==> flow/design.v <==
module uart_fifo #(
  parameter DATA_SIZE   = 8,
            SIZE_FIFO   = 16,
            ADDR_WIDTH  = $clog2(SIZE_FIFO)
  )  (
  input                             clk, s_tick,
  input                             reset_n, 
  input  [DATA_SIZE - 1 : 0]        w_data,
  input                             wr,
  input                             rd,
  output  [DATA_SIZE - 1 : 0]       r_data,
  output wire                       full,
  output wire                       empty     
);
reg [DATA_SIZE - 1 : 0]   fifo [SIZE_FIFO - 1 : 0];
reg [ADDR_WIDTH -1:0] w_ptr_reg, w_ptr_next, w_ptr_succ;
reg [ADDR_WIDTH -1:0] r_ptr_reg, r_ptr_next, r_ptr_succ;
reg full_reg, full_next;
reg empty_reg, empty_next;
wire wr_en;
always @(posedge clk or negedge reset_n) begin
  if (~reset_n) begin
    w_ptr_reg <= 0;
    r_ptr_reg <= 0;
    full_reg <= 0;
    empty_reg <= 1;
  end
  else if (s_tick) begin
    if (wr_en) fifo[w_ptr_reg] <= w_data;
    w_ptr_reg <= w_ptr_next;
    r_ptr_reg <= r_ptr_next;
    full_reg <= full_next;
    empty_reg <= empty_next;
  end  
end
assign wr_en = wr & ~full_reg;  
assign full = full_reg;
assign empty = empty_reg;
assign r_data = fifo[r_ptr_reg];
always @(*) begin
  w_ptr_succ = w_ptr_reg + 1'b1;
  r_ptr_succ = r_ptr_reg + 1'b1;
  w_ptr_next = w_ptr_reg;
  r_ptr_next = r_ptr_reg;
  full_next = full_reg;
  empty_next = empty_reg;
  case ({wr, rd}) 
    2'b01: begin  
      if (~empty_reg) begin
        r_ptr_next = r_ptr_succ;
        full_next = 0;
        if (r_ptr_succ == w_ptr_reg) empty_next = 1;
      end
    end
    2'b10: begin  
      if (~full_reg) begin
        w_ptr_next = w_ptr_succ;
        empty_next = 0;
        if (w_ptr_succ == r_ptr_reg) full_next = 1;
      end
    end
    2'b11: begin  
      w_ptr_next = w_ptr_succ;
      r_ptr_next = r_ptr_succ;
    end
  endcase
end
endmodule 
module uart_protocol #(
  parameter DATA_SIZE       = 8,
            SIZE_FIFO       = 8,
            BIT_COUNT_SIZE  = $clog2(DATA_SIZE+1),
            SYS_FREQ        = 50000000,
            BAUD_RATE       = 921600,
            CLOCK           = SYS_FREQ/BAUD_RATE,
            SAMPLE          = 32,
            BAUD_DVSR       = SYS_FREQ/(SAMPLE*BAUD_RATE)
  )  (
  input                       clk               ,   
  input                       reset_n           ,   
  input                       rx    ,   
  output                      tx   ,   
  output  [            2 : 0] TX_status_register,
  output  [            2 : 0] RX_status_register,
  output [DATA_SIZE - 1 : 0] rx_data_out
);
wire                     s_tick    ;
wire [DATA_SIZE - 1 : 0] tx_data_in;
wire [DATA_SIZE - 1 : 0] bus_data_in;
wire [DATA_SIZE - 1 : 0] bus_data_out;
wire                     tx_start;
wire                     tx_done;
wire                     tx_full;
wire                     tx_empty;
wire                     rx_start;
wire                     rx_done;
wire                     rx_full;
wire                     rx_empty;
reg                       state, next_state;
reg                     fifo_tx_wr;
reg                     fifo_rx_rd;
localparam  
  IDLE      = 1'b0,
  ON        = 1'b1;
assign tx_start = ~tx_empty;  
assign rx_start = ~rx_full;  
assign bus_data_in = bus_data_out;
assign TX_status_register = {tx_done,tx_empty,tx_full};
assign RX_status_register = {rx_done,rx_empty,rx_full};
always @(posedge clk or negedge reset_n) begin 
  if (~reset_n) begin
    state <= IDLE;
  end
  else if (s_tick) state <= next_state;
end
always @* begin 
  fifo_rx_rd = 0;
  fifo_tx_wr = 0;
  case(state)
    IDLE: begin           
      if (~rx_empty & ~tx_full) begin      
        fifo_tx_wr = 1;
        next_state = ON;
      end
      else begin
        next_state = IDLE;
      end
    end
    ON: begin       
      if (rx_empty | tx_full) begin
        next_state = IDLE;
      end 
      else begin          
        fifo_rx_rd = 1;   
        next_state = ON;
      end
    end
  endcase
end
uart_sampling_tick #(
  .SYS_FREQ   (SYS_FREQ),
  .BAUD_RATE  (BAUD_RATE),
  .CLOCK      (CLOCK),
  .SAMPLE     (SAMPLE),
  .BAUD_DVSR  (BAUD_DVSR))
uart_sampling_tick (
  .clk       (clk       ),
  .reset_n   (reset_n   ),
  .s_tick     (s_tick     )
  );
uart_tx #(
  .DATA_SIZE (DATA_SIZE))
uart_tx(
  .clk              (clk          ),
  .s_tick           (s_tick       ),
  .reset_n          (reset_n        ),
  .tx_start         (tx_start     ),
  .data_in          (tx_data_in     ),
  .tx               (tx),
  .tx_done_tick     (tx_done        )
  );
uart_fifo #(
  .DATA_SIZE (DATA_SIZE),
  .SIZE_FIFO (SIZE_FIFO))
uart_fifo_tx (
  .clk      (clk         ),
  .s_tick   (s_tick      ),
  .reset_n  (reset_n     ),
  .w_data   (bus_data_in ),
  .r_data   (tx_data_in  ),
  .wr       (fifo_tx_wr  ),
  .rd       (tx_done     ),
  .full     (tx_full     ),
  .empty    (tx_empty    )
  );
uart_rx #(
  .DATA_SIZE (DATA_SIZE))
uart_rx (
  .clk              (clk),
  .s_tick           (s_tick),
  .reset_n          (reset_n),
  .rx_start         (rx_start),
  .rx               (rx),
  .data_out         (rx_data_out),
  .rx_done_tick     (rx_done)
  );
uart_fifo #(
  .DATA_SIZE (DATA_SIZE),
  .SIZE_FIFO (SIZE_FIFO))
uart_fifo_rx (
  .clk      (clk         ),
  .s_tick   (s_tick      ),
  .reset_n  (reset_n     ),
  .w_data   (rx_data_out ),
  .r_data   (bus_data_out  ),
  .wr       (rx_done  ),
  .rd       (fifo_rx_rd),
  .full     (rx_full     ),
  .empty    (rx_empty    )
  );
endmodule 
module uart_rx #(
  parameter DATA_SIZE       = 8,
            BIT_COUNT_SIZE  = $clog2(DATA_SIZE)
  )  (
  input                         clk, s_tick,  
  input                         reset_n, 
  input                         rx,
  input                         rx_start,
  output [DATA_SIZE- 1:0]       data_out,
  output wire                   rx_done_tick       
);
reg [DATA_SIZE-1:0]         RX_shift_reg, RX_shift_next;
reg [BIT_COUNT_SIZE:0]      bit_count;
reg [3:0]                   sample_count;
wire [BIT_COUNT_SIZE:0]     bit_count_next;
wire [3:0]                  sample_count_next;
reg                       load_RX_shift_reg;
reg                       inc_bit_count;
reg                       clr_bit_count;
reg                       inc_sample_count;
reg                       clr_sample_count;
reg                       shift;
reg                       rx_done;
reg [1:0]                 state, next_state;
assign rx_done_tick = rx_done;
localparam [1:0] 
  IDLE      = 2'b00,
  START     = 2'b01,
  DATA      = 2'b10,
  STOP      = 2'b11;
always @(posedge clk or negedge reset_n) begin 
  if(~reset_n) begin
    state <= IDLE;
  end
  else if (s_tick) begin
    state <= next_state;
  end
end
always @(posedge clk or negedge reset_n) begin
  if (~reset_n) begin
    bit_count <= 0;
    sample_count <= 0;
    RX_shift_reg <= 0;
  end
  else if (s_tick) begin
    bit_count <= bit_count_next;
    sample_count <= sample_count_next;
    RX_shift_reg <= RX_shift_next;
  end
end
assign bit_count_next = (clr_bit_count) ? 0 : (inc_bit_count) ? bit_count + 1'b1 : bit_count;
assign sample_count_next = (clr_sample_count) ? 0 : (inc_sample_count) ? sample_count + 1'b1 : sample_count;
always @* begin
  if (load_RX_shift_reg) begin
    RX_shift_next = RX_shift_reg; 
  end
  else if (shift) begin
    RX_shift_next = {rx,RX_shift_reg[DATA_SIZE-1: 1]};
  end
  else begin
    RX_shift_next = RX_shift_reg;
  end
end
assign data_out = RX_shift_reg;  
always @* begin 
  inc_sample_count    = 0;
  clr_sample_count    = 0;
  inc_bit_count       = 0;
  clr_bit_count       = 0;
  load_RX_shift_reg   = 0;
  shift               = 0;
  rx_done             = 0;
  case (state)
    IDLE: begin
      if (~rx_start) begin
        next_state        = IDLE;
      end
      else begin
        if (rx == 1'b0) begin
          next_state      = START;
        end
        else begin
          next_state      = IDLE;
        end
      end
    end
    START: begin
      if (rx == 1'b1) begin  
        clr_sample_count  = 1'b1;
        next_state        = IDLE;
      end
      else begin
        if (sample_count == 4'd7) begin
          clr_sample_count= 1'b1;
          next_state      = DATA;
        end
        else begin
          inc_sample_count = 1;
          next_state      = START;
        end
      end
    end
    DATA: begin
      if (sample_count == 4'd15) begin
        if (bit_count == 4'd8) begin 
            clr_sample_count  = 1'b1;
            clr_bit_count     = 1'b1;
            next_state  = STOP;
        end
        else begin
            shift           = 1;
            inc_bit_count   = 1;
            clr_sample_count= 1;
            next_state      = DATA;
        end
      end
      else begin
        inc_sample_count    = 1;
        next_state        = DATA;
      end
    end
    STOP: begin
      if (sample_count == 4'd15) begin
        clr_sample_count = 1;
        rx_done = 1;
        next_state = IDLE;
      end
      else begin
        inc_sample_count = 1;
        next_state = STOP;
      end
    end
    default : next_state  = IDLE;
  endcase
end
assign rx_done_tick = rx_done;  
endmodule 
module uart_sampling_tick #(
    parameter SYS_FREQ  = 50000000,
    parameter BAUD_RATE = 921600,
    parameter CLOCK     = SYS_FREQ/BAUD_RATE,
    parameter SAMPLE    = 32,
	 parameter BAUD_DVSR = (SYS_FREQ * 2 + SAMPLE * BAUD_RATE) / (2 * SAMPLE * BAUD_RATE)
) (
    input wire      clk, reset_n,
    output wire     s_tick
);
    parameter N = $clog2(BAUD_DVSR);
    reg [N-1:0] cnt_reg;
    wire [N-1:0] cnt_next;
    always @(posedge clk or negedge reset_n) begin
        if (~reset_n) begin
            cnt_reg<=0;
        end
        else cnt_reg <= cnt_next;
    end
    assign cnt_next = (cnt_reg == (BAUD_DVSR-1)) ? 0 : (cnt_reg + 1);
    assign s_tick = (cnt_reg == (BAUD_DVSR-1)) ? 1'b1 : 1'b0;
endmodule
module uart_tx #(
  parameter DATA_SIZE       = 8,
            BIT_COUNT_SIZE  = $clog2(DATA_SIZE+1)
  )  (
  input                         clk, s_tick,  
  input                         reset_n, 
  input                         tx_start,  
  input   [DATA_SIZE - 1 : 0]   data_in,  
  output wire                   tx, 
  output wire                   tx_done_tick        
);
reg [DATA_SIZE-1:0]           TX_shift_reg, TX_shift_next; 
reg [BIT_COUNT_SIZE - 1:0]    bit_count; 
reg [4:0]                     sample_count;
reg                           tx_reg;  
wire [BIT_COUNT_SIZE - 1:0]   bit_count_next;
wire [4:0]                    sample_count_next;
wire                          tx_next;
reg                       load_TX_shift_reg;
reg                       inc_bit_count;
reg                       clr_bit_count;
reg                       inc_sample_count;
reg                       clr_sample_count;
reg                       add_start_bit_tx;
reg                       add_data_bit_tx;
reg                       add_stop_bit_tx;
reg                       shift;
reg                       tx_done;
reg [1:0]                 state, next_state;
localparam [1:0] 
  IDLE      = 2'b00,
  START     = 2'b01,
  DATA      = 2'b10,
  STOP      = 2'b11;
always @(posedge clk or negedge reset_n) begin 
  if(~reset_n) begin
    state <= IDLE;
  end
  else if (s_tick) begin
    state <= next_state;
  end
end
always @(posedge clk or negedge reset_n) begin
  if (~reset_n) begin
    bit_count <= 0;
    sample_count <= 0;
    TX_shift_reg <= {(DATA_SIZE){1'b1}};
    tx_reg <= 1'b1;
  end
  else if (s_tick) begin
    bit_count <= bit_count_next;
    sample_count <= sample_count_next;
    TX_shift_reg <= TX_shift_next;
    tx_reg <= tx_next;
  end
end
assign bit_count_next = (clr_bit_count) ? 0 : (inc_bit_count) ? bit_count + 1'b1 : bit_count;
assign sample_count_next = (clr_sample_count) ? 0 : (inc_sample_count) ? sample_count + 1'b1 : sample_count;
assign tx_next = (add_start_bit_tx) ? 1'b0 : (add_data_bit_tx) ? TX_shift_reg[0] : (add_stop_bit_tx) ? 1'b1 : tx_reg;
always @* begin
  if (load_TX_shift_reg) begin
    TX_shift_next = data_in;
  end
  else if (shift) begin
    TX_shift_next = {1'b1,TX_shift_reg[DATA_SIZE-1:1]};
  end
  else begin
    TX_shift_next = TX_shift_reg;
  end
end
assign tx = tx_reg;  
always @* begin 
  inc_sample_count    = 0;
  clr_sample_count    = 0;
  inc_bit_count       = 0;
  clr_bit_count       = 0;
  load_TX_shift_reg   = 0;
  shift               = 0;
  add_start_bit_tx    = 0;
  add_data_bit_tx     = 0;
  add_stop_bit_tx     = 0;
  tx_done             = 0;
  case (state)
    IDLE: begin
      if (tx_start) begin
        load_TX_shift_reg = 1;
        next_state = START;
      end
      else begin
        next_state = IDLE;
      end
    end
    START: begin
      add_start_bit_tx = 1;
      if (sample_count == 5'd15) begin
        clr_sample_count = 1;
        inc_bit_count = 1;
        next_state = DATA;
      end
      else begin
        inc_sample_count = 1;
        next_state = START;
      end
    end
    DATA: begin
      add_data_bit_tx = 1;
      if (sample_count == 5'd15) begin
        clr_sample_count = 1;
        if (bit_count == 4'd8) begin
          clr_bit_count = 1;
          next_state = STOP;
        end
        else begin
          shift = 1;
          inc_bit_count = 1;
          next_state = DATA;
        end
      end
      else begin
        inc_sample_count = 1;
        next_state = DATA;
      end
    end
    STOP: begin
      add_stop_bit_tx = 1;
      if (sample_count == 5'd31) begin
        clr_sample_count = 1;
        tx_done = 1;
        next_state = IDLE;
      end
      else begin
        inc_sample_count = 1;
        next_state = STOP;
      end    
    end
    default : next_state = IDLE;
  endcase
end
assign tx_done_tick = tx_done;  
endmodule 
From RTL to reports: uart_protocol
The steps from the RTL of uart_protocol to its reports follow in flow order.
Line numbers count from 1 in the design file above.
{ "inputs": {"top": "uart_protocol", "clock": "clk", "lib": "sky130hd", "pvt_corner": "tt_025C_1v80"} }

Word level
Yosys after proc, flatten, opt, wreduce and memory -nomap, before mapping. Print and check cells are not counted.
{ "classes": {"reduce_logical": 59, "eq_ne": 54, "muxes": 94, "logic": 8, "n_addsub": 9} }
{ "ops": {"columns": ["operator", "count"], "rows": [
  ["case mux 8 bit (select 8 bit)", 2],
  ["AND reduction 4 bit", 16],
  ["equality test 3 bit (second input constant)", 16],
  ["two-way mux 1 bit", 41],
  ["case mux 1 bit (select 2 bit)", 17],
  ["equality test 3 x 2 -> 1 bit (second input constant)", 8],
  ["AND reduction 3 bit", 8],
  ["case mux 3 bit (select 2 bit)", 4],
  ["two-way mux 4 bit", 6],
  ["nonzero test 2 bit", 11],
  ["OR reduction 3 bit", 6],
  ["two-way mux 2 bit", 9],
  ["equality test 2 bit (second input constant)", 8],
  ["case mux 2 bit (select 4 bit)", 2],
  ["two-way mux 8 bit", 2],
  ["case mux 1 bit (select 3 bit)", 5],
  ["AND reduction 2 bit", 7],
  ["adder 3 x 1 -> 3 bit (second input constant)", 4],
  ["equality test 3 x 1 -> 1 bit (second input constant)", 4],
  ["equality test 3 bit", 4],
  ["logical NOT 3 bit", 4],
  ["adder 4 x 1 -> 4 bit (second input constant)", 3],
  ["equality test 4 bit (second input constant)", 3],
  ["two-way mux 3 bit", 4],
  ["two-way mux 5 bit", 2],
  ["equality test 2 x 1 -> 1 bit (second input constant)", 4],
  ["inequality test 2 bit (second input constant)", 4],
  ["logical NOT 2 bit", 3]
]} }
Other operator kinds: 10; their cells: 17.
{ "word_totals": {"word_cells": 259, "out_inout_bits": 15, "ff_bits": 185, "inputBits": 3} }

Depth
Depth = most cells in a row (Yosys ltp): at word level without a register or memory, in the mapped netlist without a sequential cell, where the memories' decode and read muxes count.
{ "logic_depth": {"ltp_word": 7, "ABC_AREA": 0, "mapped_depth": 10, "depth_no_buf": 8} }

Synthesis result
Source: synth_stat.txt of the flow (Yosys; design flattened, memories mapped). It holds for the ABC_AREA given above (unset counts as 0); a run with the other value may have another netlist.
{ "synth_totals": {"sequential_area_um2": 5386.4, "buf_cells": 29, "ff_cells": 189, "area_um2": 8306.7, "mapped_cells": 614} }
{ "types": {"columns": ["type", "count", "type_area_um2"], "rows": [
  ["sky130_fd_sc_hd__edfxtp_1", 128, 3.84E+03],
  ["sky130_fd_sc_hd__dfrtp_1", 48, 1.2E+03],
  ["sky130_fd_sc_hd__ha_1", 36, 450.432],
  ["sky130_fd_sc_hd__dfstp_2", 13, 341.578],
  ["sky130_fd_sc_hd__mux2_2", 23, 258.998],
  ["sky130_fd_sc_hd__nand2_1", 48, 180.173],
  ["sky130_fd_sc_hd__o21ai_0", 29, 145.139],
  ["sky130_fd_sc_hd__nor2_1", 34, 127.622],
  ["sky130_fd_sc_hd__a21oi_1", 24, 120.115],
  ["sky130_fd_sc_hd__a22oi_1", 14, 105.101],
  ["sky130_fd_sc_hd__nand3_1", 21, 105.101],
  ["sky130_fd_sc_hd__a222oi_1", 10, 100.096],
  ["sky130_fd_sc_hd__inv_1", 26, 97.594],
  ["sky130_fd_sc_hd__a221oi_1", 11, 96.342],
  ["sky130_fd_sc_hd__and3_1", 15, 93.84],
  ["sky130_fd_sc_hd__xnor2_1", 9, 78.826],
  ["sky130_fd_sc_hd__xor2_1", 9, 78.826],
  ["sky130_fd_sc_hd__a31oi_1", 11, 68.816]
]} }
Other cell types: 43; their cells: 105.
The figures by module come from a second, unflattened synthesis with its own total; it is not the netlist above.
{ "unflattened": {"cells_unflattened": 606, "area_unflattened_um2": 8408.1} }
Each row is one instance without its submodules.
{ "modules": {"columns": ["mod", "mod_seq_area_um2", "area_um2", "instances", "cells"], "rows": [
  ["uart_fifo", 2123.3, 3010.4, 2, 192],
  ["uart_tx (DATA_SIZE=8)", 563.0, 1173.6, 1, 112],
  ["uart_rx (DATA_SIZE=8)", 501.7, 1022.2, 1, 91],
  ["uart_protocol", 25.0, 108.9, 1, 13],
  ["uart_sampling_tick", 50.0, 82.6, 1, 6]
]} }

Worst setup path after synthesis
Source: OpenSTA report_checks on the synthesized netlist (no wires, ideal clock, input and output delay 20% of the period each), path of least setup slack; recovery checks are left aside. Register names are those of the netlist, which keeps one name where synthesis merged equal registers.
{ "synth_timing": {"path_kind": "register -> register", "from": "reg uart_fifo_rx.r_ptr_reg[2]", "to": "reg uart_fifo_tx.fifo[0][2]", "launch_ns": 0.000, "setup_slack_ns": 1.299, "delay_ns": 2.041, "path_stages": 10, "required_ns": 3.097, "tclk_ns": 3.34, "t_arrival_ns": 1.798, "setup_time_ns": 0.243, "n_path_buf": 3, "synth_period_reached_ns": 2.041} }
"delay_ns" = arrival - input delay + setup time.
"path_stages" counts driving pins, that of a launching flip-flop among them; a cell with two outputs on the path counts twice.
"synth_period_reached_ns" = period - worst setup slack (recovery checks aside). The figure is calculated, with input and output delays left at 20% of the set period.
The rows between start and end are the longest chain of elaborated cells between them; the timing report does not say that the signal goes this way. Where chains are equally long, one stands for them.
Each line given opens the expression or statement behind the cell; cells for indexed reads and writes are added by Yosys, which also makes memories of some case tables.
{ "synth_via": {"cell_sequence": "sky130_fd_sc_hd__dfrtp_1 sky130_fd_sc_hd__buf_2 sky130_fd_sc_hd__inv_1 sky130_fd_sc_hd__ha_1 sky130_fd_sc_hd__buf_1 sky130_fd_sc_hd__nor2_1 sky130_fd_sc_hd__nand2_1 sky130_fd_sc_hd__buf_2 sky130_fd_sc_hd__nor2_1 sky130_fd_sc_hd__a41oi_1", "elab_chain_cells": 2, "cone_cells": 9, "lines_between": 1, "classes_between": "eq/ne (7); mux (1); reduce/logical (1)"} }
{ "synth_rtl": {"columns": ["element", "line_no", "text"], "rows": [
  ["start, declared", 17, "reg [ADDR_WIDTH -1:0] r_ptr_reg, r_ptr_next, r_ptr_succ;"],
  ["start, assigned", 24, "r_ptr_reg <= 0;"],
  ["start, assigned", 31, "r_ptr_reg <= r_ptr_next;"],
  ["equality test 3 bit", 39, "assign r_data = fifo[r_ptr_reg];"],
  ["case mux 8 bit (select 8 bit)", 39, null],
  ["end, assigned", 29, "if (wr_en) fifo[w_ptr_reg] <= w_data;"],
  ["end, declared", 15, "reg [DATA_SIZE - 1 : 0]   fifo [SIZE_FIFO - 1 : 0];"]
]} }

Timing after layout
From the final timing report of flow run A: the path of least setup slack in the routed layout; clock arrival at registers is part of the times.
{ "layout_timing": {"path_kind": "register -> register", "from": "reg uart_fifo_rx.r_ptr_reg[1]", "to": "reg uart_fifo_tx.fifo[5][3]", "tclk_ns": 2.52, "launch_ns": 0.43, "setup_slack_ns": 0.36, "setup_time_ns": 0.24, "t_arrival_ns": 2.35, "path_stages": 8, "n_path_buf": 3, "required_ns": 2.71} }
The rows between start and end are the longest chain of elaborated cells between them; the timing report does not say that the signal goes this way. Where chains are equally long, one stands for them.
{ "layout_via": {"cell_sequence": "sky130_fd_sc_hd__dfrtp_1 sky130_fd_sc_hd__buf_6 sky130_fd_sc_hd__ha_4 sky130_fd_sc_hd__ha_4 sky130_fd_sc_hd__buf_6 sky130_fd_sc_hd__a222oi_1 sky130_fd_sc_hd__a41oi_2 sky130_fd_sc_hd__buf_6", "elab_chain_cells": 2, "cone_cells": 9, "lines_between": 1, "classes_between": "eq/ne (7); mux (1); reduce/logical (1)"} }
{ "layout_rtl": {"columns": ["element", "line_no", "text"], "rows": [
  ["start, declared", 17, "reg [ADDR_WIDTH -1:0] r_ptr_reg, r_ptr_next, r_ptr_succ;"],
  ["start, assigned", 24, "r_ptr_reg <= 0;"],
  ["start, assigned", 31, "r_ptr_reg <= r_ptr_next;"],
  ["equality test 3 bit", 39, "assign r_data = fifo[r_ptr_reg];"],
  ["case mux 8 bit (select 8 bit)", 39, null],
  ["end, assigned", 29, "if (wr_en) fifo[w_ptr_reg] <= w_data;"],
  ["end, declared", 15, "reg [DATA_SIZE - 1 : 0]   fifo [SIZE_FIFO - 1 : 0];"]
]} }
Nets of the timed path that keep an RTL name, with a line that drives or declares them; the list need not be complete.
{ "layout_named_nets": {"columns": ["signal", "line_no"], "rows": [
  ["bus_data_in[3]", 39]
]} }

Ticket comment

Top module uart_protocol; platform sky130hd; tools Yosys and OpenROAD; 2 stored runs in no particular order. Input and output delays are each 20% of the period that was set; the output load is 0.01 pF.
By "achieved clock period (ns)" is meant the clock period of the run minus its worst setup slack. This is arithmetic on one report: input and output delays are still those of the set period (20% each).
"worst setup path time (ns)": the worst setup path's part of the clock period (all of it between registers, 20% less for each end at a port) less its slack. A launch clock that arrives late makes it longer, a capture clock that arrives late makes it shorter.
"finish__power__total" rests on the timing tool's default activity at the inputs, not on a simulated workload.

settings of flow run A
{
  "period_ns": 2.52,
  "CORE_UTILIZATION": 63,
  "SETUP_SLACK_MARGIN": 0.61,
  "PLACE_DENSITY_LB_ADDON": 0.26,
  "CORE_ASPECT_RATIO": 0.56,
  "CORE_MARGIN": 9,
  "CELL_PAD_IN_SITES_GLOBAL_PLACEMENT": 0,
  "TNS_END_PERCENT": 35,
  "GPL_TIMING_DRIVEN": 1,
  "CTS_CLUSTER_SIZE": 24,
  "CTS_CLUSTER_DIAMETER": 116,
  "CAP_MARGIN": 20,
  "SLEW_MARGIN": 20
}
report of flow run A
yosys chip area after synthesis (um^2): 8306.7
finish__design__die__area: 17818.3
finish__design__instance__area__stdcell: 9979.6
finish__design__instance__utilization: 0.7984
finish__timing__setup__ws: 0.358
finish__timing__setup__tns: 0.000
finish__timing__hold__ws: 0.295
finish__power__total: 6.050e-03
achieved clock period (ns): 2.162
worst setup path time (ns): 2.16
worst setup path kind: register -> register

settings of flow run B
{
  "period_ns": 1.8,
  "CORE_UTILIZATION": 30,
  "PLACE_DENSITY_LB_ADDON": 0.02,
  "CELL_PAD_IN_SITES_DETAIL_PLACEMENT": 0,
  "GPL_TIMING_DRIVEN": 0,
  "GPL_ROUTABILITY_DRIVEN": 1,
  "CAP_MARGIN": 20,
  "CORE_MARGIN": 2,
  "SLEW_MARGIN": 20
}
report of flow run B
yosys chip area after synthesis (um^2): 8306.7
finish__design__die__area: 29036.2
finish__design__instance__area__stdcell: 11247.0
finish__design__instance__utilization: 0.4150
finish__timing__setup__ws: -0.276
finish__timing__setup__tns: -12.805
finish__timing__hold__ws: 0.042
finish__power__total: 8.590e-03
achieved clock period (ns): 2.076
worst setup path time (ns): 1.72
worst setup path kind: register -> output
